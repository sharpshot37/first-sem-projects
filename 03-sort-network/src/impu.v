==> flow/design.v <==
`timescale 1ns / 1ps
module bitonic(
    input wire[23:0] nums,
    input wire clk,
    input wire reset,
    output reg[23:0] sout
    );
    wire[2:0] num[0:7];
    wire[2:0] stage1[0:7];
    wire[2:0] stage2[0:7];
    wire[2:0] stage3[0:7];
    wire[2:0] stage4[0:7];
    wire[2:0] stage5[0:7];
    wire[2:0] stage6[0:7];
    genvar i;
    genvar n;
    genvar v;
    generate
        for(i=0;i<8;i=i+1)begin: gen_inputs
            assign num[i]=nums[i*3+:3];
        end
    endgenerate 
    order order1(num[0],num[1],clk,reset,stage1[0],stage1[1]);
    order order2(num[3],num[2],clk,reset,stage1[3],stage1[2]);
    order order3(num[4],num[5],clk,reset,stage1[4],stage1[5]);
    order order4(num[6],num[7],clk,reset,stage1[7],stage1[6]);
    order order5(stage1[0],stage1[2],clk,reset,stage2[0],stage2[2]);
    order order6(stage1[1],stage1[3],clk,reset,stage2[1],stage2[3]);
    order order7(stage1[5],stage1[7],clk,reset,stage2[7],stage2[5]);
    order order8(stage1[4],stage1[6],clk,reset,stage2[6],stage2[4]);
    order order9(stage2[0],stage2[1],clk,reset,stage3[0],stage3[1]);
    order order10(stage2[2],stage2[3],clk,reset,stage3[2],stage3[3]);
    order order11(stage2[4],stage2[5],clk,reset,stage3[5],stage3[4]);
    order order12(stage2[6],stage2[7],clk,reset,stage3[7],stage3[6]);
    order order13(stage3[0],stage3[4],clk,reset,stage4[0],stage4[4]);
    order order14(stage3[1],stage3[5],clk,reset,stage4[1],stage4[5]);
    order order15(stage3[2],stage3[6],clk,reset,stage4[2],stage4[6]);
    order order16(stage3[3],stage3[7],clk,reset,stage4[3],stage4[7]);
    order order17(stage4[0],stage4[2],clk,reset,stage5[0],stage5[2]);
    order order18(stage4[1],stage4[3],clk,reset,stage5[1],stage5[3]);
    order order19(stage4[4],stage4[6],clk,reset,stage5[4],stage5[6]);
    order order20(stage4[5],stage4[7],clk,reset,stage5[5],stage5[7]);
    order order21(stage5[0],stage5[1],clk,reset,stage6[0],stage6[1]);
    order order22(stage5[2],stage5[3],clk,reset,stage6[2],stage6[3]);
    order order23(stage5[4],stage5[5],clk,reset,stage6[4],stage6[5]);
    order order24(stage5[6],stage5[7],clk,reset,stage6[6],stage6[7]);
    always @(posedge clk or posedge reset) begin
        if (reset) begin
            sout <= 24'b0;
        end else begin
            sout <= {stage6[0], stage6[1], stage6[2], stage6[3], stage6[4], stage6[5], stage6[6], stage6[7]};
        end
    end
endmodule
`timescale 1ns / 1ps
module impu(
    input wire clk,
    input wire reset,
    input wire btnU,
    input wire [15:0] sw,
    output wire [15:0] led
    );
    wire[26:0] new1=85621469;
    wire[26:0] result;
    wire [23:0] tinput;
    assign tinput = {sw[15:13], sw[12:10], sw[9:7], sw[6:4], sw[3:1], sw[0], 2'b0, 3'b0}; 
    wire [23:0] sout;
    bitonic bitonic1(.nums(tinput),.clk(clk),.reset(reset),.sout(sout));
    wire [2:0] sorted [0:7];
    genvar i;
    generate
        for (i = 0; i < 8; i = i + 1) begin : extract
            assign sorted[i] = sout[i*3 +: 3];
        end
    endgenerate
    wire scorrect = (sorted[0] >= sorted[1]) &&
                    (sorted[1] >= sorted[2]) &&
                    (sorted[2] >= sorted[3]) &&
                    (sorted[3] >= sorted[4]) &&
                    (sorted[4] >= sorted[5]) &&
                    (sorted[5] >= sorted[6]) &&
                    (sorted[6] >= sorted[7]);
    assign led[15] = scorrect;     
    assign led[14:12] = sorted[0];       
    assign led[11:9] = sorted[1];        
    assign led[8:6] = sorted[7];         
    assign led[5:3] = sorted[3];         
    assign led[2:0] = 3'b111; 
endmodule
`timescale 1ns / 1ps
module order(
    input wire[2:0] a,
    input wire[2:0] b,
    input wire clk,
    input wire reset,
    output wire[2:0] c,
    output wire[2:0] d
    );
    assign c = (a < b) ? a : b;
    assign d = (a < b) ? b : a;
endmodule
# --- Reports on impu ---
# The steps from the RTL of impu to its reports follow in flow order.
# Lines are those of the file above, counted from 1.
# Library cell names are shortened.
setup:
  top: "impu"
  clock: "clk"
  library: "sky130hd"
  pvt_corner: "tt_025C_1v80"

# --- Elaborated design ---
# Source: Yosys, flattened and elaborated. Widths are those after wreduce; folded enables and synchronous resets count as part of the registers. Registers that Yosys merges into a memory's read port (data or address) are not register bits. Print and check cells do not count. Equal cells are merged and count once.
bits:
  clocked_rd_ports_x_width: 0
  mem_bits_rw: 0
  n_memories: 0
  rom_bits: 0
  reg_bits: 24
  in_bits: 19
  latchBits: 0
classes:
  div_mod_pow: 0
  shift: 0
  n_reduce_logical: 6
  cmp: 31
  multipliers: 0
  n_logic: 0
  n_mux: 48
  n_addsub: 0
  eq_ne: 0
op_table:
  columns: ["operator", "count"]
  rows:
  - ["two-way mux 3 bit", 48]
  - ["< comparator 3 bit", 22]
  - [">= comparator 3 bit", 7]
  - ["logical AND 1 bit", 6]
  - ["< comparator 1 x 3 -> 1 bit (first input constant)", 1]
  - ["< comparator 3 x 1 -> 1 bit (second input constant)", 1]

# --- Longest topological paths ---
# Longest topological path by Yosys (ltp), each cell counted once; first at word level (registers and memories cut), then after technology mapping (sequential cells cut; the memories' decode and read muxes count).
logic_depth:
  ltp_word: 12
  abc_area: 0
  depth_mapped: 33
  mapped_depth_nobuf: 33

# --- Synthesis result ---
# The flow's flattened synthesis, as Yosys stat reports it; memories are mapped. The netlist is that of the ABC_AREA named above (0 if unset); the other value can give another one.
mapped:
  mapped_area_mm2: 0.0034908
  flip_flops: 21
  cells: 400
  seq_area_mm2: 0.0005255
by_type:
  columns: ["cell_type", "count", "area_total_um2"]
  rows:
  - ["ha_1", 81, 1.01E+03]
  - ["dfrtp_1", 21, 525.504]
  - ["inv_1", 87, 326.563]
  - ["mux2i_1", 23, 230.221]
  - ["buf_4", 16, 120.115]
  - ["a21oi_1", 22, 110.106]
  - ["nor2_1", 27, 101.347]
  - ["mux2_4", 6, 90.086]
  - ["o21bai_1", 9, 67.565]
  - ["a21o_1", 8, 60.058]
  - ["nand2_1", 12, 45.043]
  - ["nand2b_1", 7, 43.792]
  - ["nor3_1", 7, 35.034]
  - ["o21ai_2", 4, 35.034]
  - ["mux2_2", 3, 33.782]
  - ["o41ai_2", 2, 32.531]
  - ["o21ai_0", 6, 30.029]
  - ["o32ai_4", 1, 27.526]
# Not listed: further types 43, cells in them 58.
# By module: a second synthesis without flattening, with its own total; a netlist apart from the flattened one above.
unflattened:
  hier_cells: 484
  area_unflattened_mm2: 0.0048021
# Rows give one instance, submodules left out.
by_module:
  columns: ["mod", "n_cells", "mod_area_mm2", "mod_seq_area_mm2", "n_inst"]
  rows:
  - ["order", 16, 0.0001526, 0, 24]
  - ["bitonic", 25, 0.0006043, 0.0006006, 1]
  - ["impu", 75, 0.0005343, 0, 1]

# --- Timing after synthesis ---
# OpenSTA on the mapped netlist: ideal clock, no wires. The path of least setup slack (recovery checks aside). Input and output delay are each 20% of the period. Register names are those of the netlist, which keeps one name where synthesis merged equal registers.
synth_timing:
  path_type: "input to register"
  startpoint: "in sw[9]"
  endpoint: "reg bitonic1.sout[0]"
  input_delay_ns: 2.100
  path_delay_ns: 6.226
  period_ns: 10.5
  t_required_ns: 10.360
  arrival_time_ns: 8.186
  driving_pins: 28
  path_slack_ns: 2.174
  synth_period_reached_ns: 8.326
# "path_delay_ns" is the arrival time less input delay plus setup time.
# "driving_pins": output pins that drive a net of the path, with the launching flip-flop's if there is one; two outputs of one cell count as two.
# "synth_period_reached_ns" = period - worst setup slack (recovery checks aside). The figure is calculated, with input and output delays left at 20% of the set period.
# The rows between start and end are the longest chain of elaborated cells between them; the timing report does not say that the signal goes this way. Where chains are equally long, one stands for them.
# A line is the first line of the expression or statement that the cell stems from. Yosys adds cells for indexed reads and writes and turns some case tables into memories.
synth_via:
  path_cell_list: "inv_1 > ha_1 > o21bai_1 > mux2_2 > ha_1 > o21ai_0 > and2_1 > a41oi_1 > mux2i_1 > inv_1 > ha_1 > o21a_1 > nor2_1 > a31oi_1 > mux2i_1 > inv_1 > ha_1 > o41ai_2 > mux2i_1 > inv_1 > ha_1 > or4_1 > o21ai_2 > mux2_4 > ha_1 > nor3_1 > a221oi_4 > mux2i_1"
  elab_chain_cells: 12
  cone_cells: 29
  classes_between: "12 x compare; 17 x mux"
synth_lines:
  columns: ["element", "line_no", "text"]
  rows:
  - ["start: declaration", 60, "input wire [15:0] sw,"]
  - ["< comparator 3 bit", 99, "assign c = (a < b) ? a : b;"]
  - ["two-way mux 3 bit", 99, null]
  - ["< comparator 3 bit", 100, "assign d = (a < b) ? b : a;"]
  - ["two-way mux 3 bit", 100, null]
  - ["< comparator 3 bit", 100, null]
  - ["two-way mux 3 bit", 100, null]
  - ["< comparator 3 bit", 100, null]
  - ["two-way mux 3 bit", 100, null]
  - ["< comparator 3 bit", 100, null]
  - ["two-way mux 3 bit", 100, null]
  - ["< comparator 3 bit", 100, null]
  - ["two-way mux 3 bit", 100, null]
  - ["end: assignment", 49, "sout <= 24'b0;"]
  - ["end: assignment", 51, "sout <= {stage6[0], stage6[1], stage6[2], stage6[3], stage6[4], stage6[5], stage6[6], stage6[7]};"]
  - ["end: declaration", 6, "output reg[23:0] sout"]

# --- Path in the finished layout ---
# From the final timing report of job 1: the path of least setup slack in the routed layout; clock arrival at registers is part of the times.
layout_timing:
  path_type: "input to register"
  startpoint: "in sw[9]"
  endpoint: "reg bitonic1.sout[1]"
  driving_pins: 29
  period_ns: 15.9
  input_delay_ns: 3.18
  path_slack_ns: 5.51
  t_required_ns: 16.05
  arrival_time_ns: 10.54
# The rows between start and end are the longest chain of elaborated cells between them; the timing report does not say that the signal goes this way. Where chains are equally long, one stands for them.
layout_via:
  path_cell_list: "clkdlybuf4s50_1 > inv_1 > ha_1 > o21bai_1 > mux2_2 > ha_1 > o21ai_0 > and2_1 > a41oi_1 > mux2i_1 > inv_1 > ha_1 > o21a_1 > nor2_1 > a31oi_1 > mux2i_1 > inv_1 > ha_1 > o41ai_2 > mux2i_1 > inv_1 > ha_1 > or4_1 > o21ai_2 > mux2_4 > ha_1 > nor3_1 > a221oi_4 > mux2i_1"
  elab_chain_cells: 12
  cone_cells: 29
  classes_between: "12 x compare; 17 x mux"
layout_lines:
  columns: ["element", "line_no", "text"]
  rows:
  - ["start: declaration", 60, "input wire [15:0] sw,"]
  - ["< comparator 3 bit", 99, "assign c = (a < b) ? a : b;"]
  - ["two-way mux 3 bit", 99, null]
  - ["< comparator 3 bit", 100, "assign d = (a < b) ? b : a;"]
  - ["two-way mux 3 bit", 100, null]
  - ["< comparator 3 bit", 100, null]
  - ["two-way mux 3 bit", 100, null]
  - ["< comparator 3 bit", 100, null]
  - ["two-way mux 3 bit", 100, null]
  - ["< comparator 3 bit", 100, null]
  - ["two-way mux 3 bit", 100, null]
  - ["< comparator 3 bit", 100, null]
  - ["two-way mux 3 bit", 100, null]
  - ["end: assignment", 49, "sout <= 24'b0;"]
  - ["end: assignment", 51, "sout <= {stage6[0], stage6[1], stage6[2], stage6[3], stage6[4], stage6[5], stage6[6], stage6[7]};"]
  - ["end: declaration", 6, "output reg[23:0] sout"]

Measured results for impu: 2 stored runs of the Yosys and OpenROAD flow on sky130hd. The settings differ; the order carries no meaning. The constraints put input and output delay at 20% of the set period each and load the outputs with 0.01 pF.
By "timing.achieved_period_ns" is meant the clock period of the run minus its worst setup slack. This is arithmetic on one report: input and output delays are still those of the set period (20% each).
"worst_path_allowed_less_slack_ns" means the part of the period allowed to the worst setup path (the constraints hold back 20% at inputs and 20% at outputs) less its slack; where the path has registers, the arrival times of their clocks count too.

--- job 1 ---
==> flow/run.sh <==
#!/bin/bash
# the make line also repeats the synthesis and layout settings of config.mk as NAME=value (left out here)
make -C /OpenROAD-flow-scripts/flow DESIGN_CONFIG=/design/flow/config.mk WORK_HOME=/design/flow/orfs CLKGATE_MAP_FILE= finish
==> flow/config.mk <==
export PLATFORM = sky130hd
export DESIGN_NAME = impu
export DESIGN_NICKNAME = impu
export VERILOG_FILES = /design/flow/design.v
export SDC_FILE = /design/flow/constraint.sdc
export NUM_CORES = 4
export LEC_CHECK = 0
export CAP_MARGIN = 20
export CORE_ASPECT_RATIO = 0.91
export CORE_MARGIN = 3
export CORE_UTILIZATION = 15
export CTS_CLUSTER_SIZE = 56
export MIN_ROUTING_LAYER = met1
export SETUP_SLACK_MARGIN = 3.65
export SLEW_MARGIN = 40
export TNS_END_PERCENT = 45
==> flow/constraint.sdc <==
create_clock -name core_clock -period 15.9 [get_ports {clk}]
set_input_delay 3.1800 -clock core_clock [delete_from_list [all_inputs] [get_ports {clk}]]
set_output_delay 3.1800 -clock core_clock [all_outputs]
set_load 0.01 [all_outputs]

==> results, as YAML <==
results:
  layout_utilization_pct: 18.3
  timing.achieved_period_ns: 10.392
  worst_path_allowed_less_slack_ns: 7.21
  worst_path_kind: "input to register"
  timing.setup.tns_ns: 0.000
  yosys.chip_area_mm2: 0.0034908
  die_footprint_mm2: 0.025141
  ws_setup_ns: 5.508

--- job 2 ---
==> flow/run.sh <==
#!/bin/bash
# the make line also repeats the synthesis and layout settings of config.mk as NAME=value (left out here)
make -C /OpenROAD-flow-scripts/flow DESIGN_CONFIG=/design/flow/config.mk WORK_HOME=/design/flow/orfs CLKGATE_MAP_FILE= finish
==> flow/config.mk <==
export PLATFORM = sky130hd
export DESIGN_NAME = impu
export DESIGN_NICKNAME = impu
export VERILOG_FILES = /design/flow/design.v
export SDC_FILE = /design/flow/constraint.sdc
export NUM_CORES = 4
export LEC_CHECK = 0
export ABC_AREA = 1
export CAP_MARGIN = 10
export CORE_ASPECT_RATIO = 0.84
export CORE_MARGIN = 9
export CORE_UTILIZATION = 62
export CTS_CLUSTER_SIZE = 26
export GPL_ROUTABILITY_DRIVEN = 1
export GPL_TIMING_DRIVEN = 0
export MAX_ROUTING_LAYER = met4
export MIN_ROUTING_LAYER = met2
export PLACE_DENSITY_LB_ADDON = 0.12
export SETUP_SLACK_MARGIN = 3.3
export SLEW_MARGIN = 5
export TNS_END_PERCENT = 45
==> flow/constraint.sdc <==
create_clock -name core_clock -period 14.0 [get_ports {clk}]
set_input_delay 2.8000 -clock core_clock [delete_from_list [all_inputs] [get_ports {clk}]]
set_output_delay 2.8000 -clock core_clock [all_outputs]
set_load 0.01 [all_outputs]

==> results, as YAML <==
results:
  layout_utilization_pct: 73.3
  timing.achieved_period_ns: 8.794
  worst_path_allowed_less_slack_ns: 5.99
  worst_path_kind: "input to register"
  timing.setup.tns_ns: 0.000
  yosys.chip_area_mm2: 0.0034233
  die_footprint_mm2: 0.0085304
  ws_setup_ns: 5.206
